==> flow/design.v <==
`timescale 1ns/1ns
module lightfsmj(i,c,s,ns,light13,light24);
	input i; 
	input[3:0] c; 
	input [1:0] s;
	output[1:0] ns;
	output reg[1:0] light13;
	output reg[1:0] light24;
	assign ns[1] = ((~s[1])&(s[0])&(c[2]))|(s[1]&(~s[0])&(~c[1]))|(s[1]&(~s[0])&(c[1]))|(s[0]&s[1]&(~c[0]));
	assign ns[0] = ((~s[1])&(~s[0])&c[3]&i)|((~s[1])&(s[0])&(~c[2]))|((s[1])&(~s[0])&c[1])|((s[1])&(s[0])&(~c[0]));
	always@(s) begin
		light13[0] <= ~s[1]&s[0];
		light13[1] <= s[1];
		light24[0] <= s[1]&s[0];
		light24[1] <= ~s[1];
	end
endmodule
`timescale 1ns/1ns
module timer(enable,clk,reset,setbit, cs, delay1, delay2, delay3, delay4, q, delay);
	input [3:0] delay1, delay2, delay3, delay4;
	output reg[3:0] q, delay, setbit;
	input enable, clk, reset;
	reg [3:0] sb_int;
	input [1:0] cs;
	wire d0, d1, d2, d3;
	assign d0 = (~q[0]&~q[1])|(~q[0]&q[1]);
	assign d1 = (q[0]&~q[1])|(~q[0]&q[1]);
	assign d2 = (q[0]&q[1]&~q[2])|(~q[0]&q[2])|(~q[1]&q[2]);
	assign d3 = (q[0]&q[1]&q[2]&~q[3])|(~q[0]&q[2]&q[3])|(~q[1]&q[2]&q[3])|(~q[2]&q[3]);
	always@(posedge clk or negedge reset) begin
		if(~reset) begin
			q <= 4'b0000;
		end
		else begin
			if(enable) begin
				q[0] <= d0;
				q[1] <= d1;
				q[2] <= d2;
				q[3] <= d3;
			end
			else begin
				q[0] <= 1'b0;
				q[1] <= 1'b0;
				q[2] <= 1'b0;
				q[3] <= 1'b0;
			end
		end
	end
	always@(posedge clk) begin
			if(cs == 2'b00) begin
				sb_int <= 4'b1000;
				delay <= delay1;
			end
			else if(cs == 2'b01) begin
				sb_int <= 4'b0100;
				delay <= delay2;
				end
			else if(cs == 2'b10) begin
				sb_int <= 4'b0010;
				delay <= delay3;
				end
			else begin
				sb_int <= 4'b0001;
				delay <= delay4;
			end
	end	
	always@(delay == q) begin
		if (delay == q) begin
			setbit = sb_int;
		end
		else begin
			setbit = sb_int;
		end
	end
endmodule
`timescale 1ns/1ns
module top(enable, clk, reset, car2, car4, state, nextstate, l13, l24, d1, d2, d3, d4, setbit, q, delay);
  input car2, car4, enable, clk, reset;
  output wire [1:0] l13, l24;
  output wire [1:0] nextstate;
  input wire [1:0] state;
  output wire [3:0] setbit, q, delay;
  input wire [3:0] d1, d2, d3, d4;
  lightfsmj f1(.i(car2|car4),.c(setbit),.s(state),.ns(nextstate), .light13(l13), .light24(l24));
  timer t1(.enable(enable), .clk(clk), .reset(reset), .setbit(setbit), .cs(state), .delay1(d1), .delay2(d2), .delay3(d3), .delay4(d4), .q(q), .delay(delay));
endmodule
=== Tool chain data of top ===
What the tools print for top, step after step.
Lines are those of the file above, counted from 1.
The mark - stands for no value.

* Top: top
* Clock: clk
* Standard-cell library: sky130hd
* Timing corner: tt_025C_1v80

=== Elaborated design ===
Source: Yosys, flattened and elaborated, memories not mapped. Widths are those after wreduce. Registers that Yosys merges into a memory's read port (data or address) are not register bits. Print and check cells do not count. Equal cells are merged and count once.

* Multiplexer cells: 9
* Reductions and logical operators: 2
* Bitwise operators: 46
* Eq/ne operators: 2

{| class="wikitable"
|+ Operators by type and width
! operator !! count
|-
| 1-bit AND || 23
|-
| 4-bit two-way mux || 4
|-
| 1-bit bitwise OR || 14
|-
| 1-bit NOT || 9
|-
| 1-bit two-way mux || 4
|-
| 2-bit by 1-bit equality test with 1-bit output (second input constant) || 1
|-
| 2-bit equality test (second input constant) || 1
|-
| 2-bit zero test || 1
|-
| 2-bit OR reduction || 1
|-
| 2-bit two-way mux || 1
|}

* Register bits after elaboration: 12
* Input bits: 23
* Output and inout port bits: 18

=== Logic depth ===
Depth = most cells in a row (Yosys ltp): at word level without a register or memory, in the mapped netlist without a sequential cell, where the memories' decode and read muxes count.

* Word-level depth: 7
* ABC_AREA: 0
* Gate-level depth with buffers: 5
* Gate-level depth less buffers: 3

=== Mapped cells and area ===
Yosys stat after the flow's synthesis: flattened, memories mapped to cells. It holds for the ABC_AREA given above (unset counts as 0); a run with the other value may have another netlist.
The area totals of this step are shown rounded.

{| class="wikitable"
|+ Cells by type
! cell type !! count !! total area (sq um)
|-
| sky130_fd_sc_hd__dfxtp_1 || 8 || 160.154
|-
| sky130_fd_sc_hd__dfrtp_1 || 4 || 100.096
|-
| sky130_fd_sc_hd__mux4_2 || 4 || 90.086
|-
| sky130_fd_sc_hd__ha_1 || 3 || 37.536
|-
| sky130_fd_sc_hd__and2_1 || 3 || 18.768
|-
| sky130_fd_sc_hd__buf_4 || 2 || 15.014
|-
| sky130_fd_sc_hd__nand2_1 || 4 || 15.014
|-
| sky130_fd_sc_hd__o21a_1 || 2 || 15.014
|-
| sky130_fd_sc_hd__o21ai_0 || 3 || 15.014
|-
| sky130_fd_sc_hd__nor2b_1 || 2 || 12.512
|-
| sky130_fd_sc_hd__buf_6 || 1 || 11.261
|-
| sky130_fd_sc_hd__inv_1 || 3 || 11.261
|-
| sky130_fd_sc_hd__o211a_1 || 1 || 10.01
|-
| sky130_fd_sc_hd__a21boi_0 || 1 || 7.507
|-
| sky130_fd_sc_hd__nand3b_1 || 1 || 7.507
|-
| sky130_fd_sc_hd__nor2_1 || 2 || 7.507
|-
| sky130_fd_sc_hd__o211ai_1 || 1 || 7.507
|-
| sky130_fd_sc_hd__buf_2 || 1 || 5.005
|-
| sky130_fd_sc_hd__nand3_1 || 1 || 5.005
|}

* Mapped flip-flops: 12
* Standard cells after synthesis: 47
* Buffer cells: 4
* Area of sequential cells: 0.00026 sq mm
* Chip area (Yosys): 0.00055 sq mm

The figures by module come from a second, unflattened synthesis with its own total; it is not the netlist above.

* Cell total of the unflattened synthesis: 46
* Area (unflattened synthesis): 0.00056 sq mm

Rows give one instance, submodules left out.

{| class="wikitable"
|+ By module
! module !! times used !! cells !! area (sq mm)
|-
| timer || 1 || 34 || 0.00048
|-
| lightfsmj || 1 || 11 || 0.000073
|-
| top || 1 || 1 || 0.0000063
|}

=== Timing after synthesis ===
Source: OpenSTA report_checks on the synthesized netlist (no wires, ideal clock, input and output delay 20% of the period each), path of least setup slack; recovery checks are left aside. Register names are those of the netlist, which keeps one name where synthesis merged equal registers.

* Path kind: input to output
* Start: input state[0]
* End: output nextstate[0]
* Data required time: 1,216 ps
* Stages on the path: 5
* Buffers on the path: 2
* Slack: 248 ps
* Data arrival time: 968 ps
* Time at the first pin: 304 ps
* Delay of the path: 664 ps
* Clock period: 1,520 ps
* External output delay: 304 ps
* Synthesis period reached: 1,272 ps

"delay of the path" = arrival - input delay + setup time.
At an output port there is no setup time.
"stages on the path": output pins that drive a net of the path, with the launching flip-flop's if there is one; two outputs of one cell count as two.
"synthesis period reached" = period - worst setup slack (recovery checks aside). The figure is calculated, with input and output delays left at 20% of the set period.
The rows between start and end are the longest chain of elaborated cells between them; the timing report does not say that the signal goes this way. Where chains are equally long, one stands for them.
Each line given opens the expression or statement behind the cell; cells for indexed reads and writes are added by Yosys, which also makes memories of some case tables.

* Cells stage by stage: sky130_fd_sc_hd__buf_6 sky130_fd_sc_hd__buf_4 sky130_fd_sc_hd__nand2_1 sky130_fd_sc_hd__o21ai_0 sky130_fd_sc_hd__o21ai_0
* Cells in the longest elaborated chain: 7

{| class="wikitable"
|+ Ends and longest elaborated chain, after synthesis
! element !! RTL line !! source
|-
| start, declared || 81 || <nowiki>input wire [1:0] state;</nowiki>
|-
| 1-bit NOT || 10 || <nowiki>assign ns[0] = ((~s[1])&(~s[0])&c[3]&i)|((~s[1])&(s[0])&(~c[2]))|((s[1])&(~s[0])&c[1])|((s[1])&(s[0])&(~c[0])) ...</nowiki>
|-
| 1-bit AND (3 in a row) || 10 ||
|-
| 1-bit bitwise OR (3 in a row) || 10 ||
|-
| end, declared || 80 || <nowiki>output wire [1:0] nextstate;</nowiki>
|}

=== Path in the finished layout ===
From the final timing report of stored run 2: the path of least setup slack in the routed layout; clock arrival at registers is part of the times.
The report prints the path's times to 10 ps; the period is as set.

* Path kind: register to output
* Start: register t1.sb_int[3]
* End: output nextstate[0]
* External output delay: 250 ps
* Stages on the path: 5
* Slack: -60 ps
* Clock period: 1,260 ps
* Buffers on the path: 1
* Time at the first pin: 270 ps
* Data required time: 1,010 ps
* Data arrival time: 1,060 ps

The rows between start and end are the longest chain of elaborated cells between them; the timing report does not say that the signal goes this way. Where chains are equally long, one stands for them.
A register here has more assigning lines than the two given.

* Cells stage by stage: sky130_fd_sc_hd__dfxtp_2 sky130_fd_sc_hd__o21a_1 sky130_fd_sc_hd__o21ai_2 sky130_fd_sc_hd__o21ai_1 sky130_fd_sc_hd__buf_2
* Cells in the longest elaborated chain: 5

{| class="wikitable"
|+ Ends and longest elaborated chain, after layout
! element !! RTL line !! source
|-
| start, declared || 23 || <nowiki>reg [3:0] sb_int;</nowiki>
|-
| start, assigned || 51 || <nowiki>sb_int <= 4'b1000;</nowiki>
|-
| start, assigned || 55 || <nowiki>sb_int <= 4'b0100;</nowiki>
|-
| 1-bit AND (2 in a row) || 10 || <nowiki>assign ns[0] = ((~s[1])&(~s[0])&c[3]&i)|((~s[1])&(s[0])&(~c[2]))|((s[1])&(~s[0])&c[1])|((s[1])&(s[0])&(~c[0])) ...</nowiki>
|-
| 1-bit bitwise OR (3 in a row) || 10 ||
|-
| end, declared || 80 || <nowiki>output wire [1:0] nextstate;</nowiki>
|}

Hand-over note for top

Flow measurements of top on sky130hd: 2 stored runs with different settings, listed in no order. Input and output delays are each 20% of the period that was set; the output load is 0.01 pF.
"reached clock period" is the run's clock period less its worst setup slack. It is reckoned from that one timing run; input and output delays stay at 20% of the period that was set.
"time on the worst setup path" means the part of the period allowed to the worst setup path (the constraints hold back 20% at inputs and 20% at outputs) less its slack; where the path has registers, the arrival times of their clocks count too.
"overall power" rests on the timing tool's default activity at the inputs, not on a simulated workload.
"time on the worst setup path" is given in steps of 10 ps.
Measured values are rounded.

=== Stored run 1 ===
{| class="wikitable"
! Setting !! Value
|-
| period_ns || 0.698
|-
| CORE_UTILIZATION || 68
|-
| PLACE_DENSITY || 0.69
|-
| ABC_AREA || 0
|-
| CAP_MARGIN || 20
|-
| CORE_MARGIN || 2
|-
| SLEW_MARGIN || 20
|}
Stopped before the end: floorplanning reported PDN-0185.

=== Stored run 2 ===
{| class="wikitable"
! Setting !! Value
|-
| period_ns || 1.26
|-
| SETUP_SLACK_MARGIN || -0.01
|-
| CAP_MARGIN || 20
|-
| CORE_MARGIN || 2
|-
| CORE_UTILIZATION || 40
|-
| SLEW_MARGIN || 20
|-
! Result !! Value
|-
| Overall power || 1,100 uW
|-
| Standard-cell area after routing || 0.001 sq mm
|-
| Total negative slack on setup checks || -55 ps
|-
| Die area || 0.0017 sq mm
|-
| Post-layout utilization || 0.77
|-
| Reached clock period || 1,315 ps
|-
| Worst setup slack after layout || -55 ps
|-
| Chip area in the Yosys report || 0.00055 sq mm
|-
| Time on the worst setup path || 1,060 ps
|-
| Worst path kind || register to output
|}

End of note.
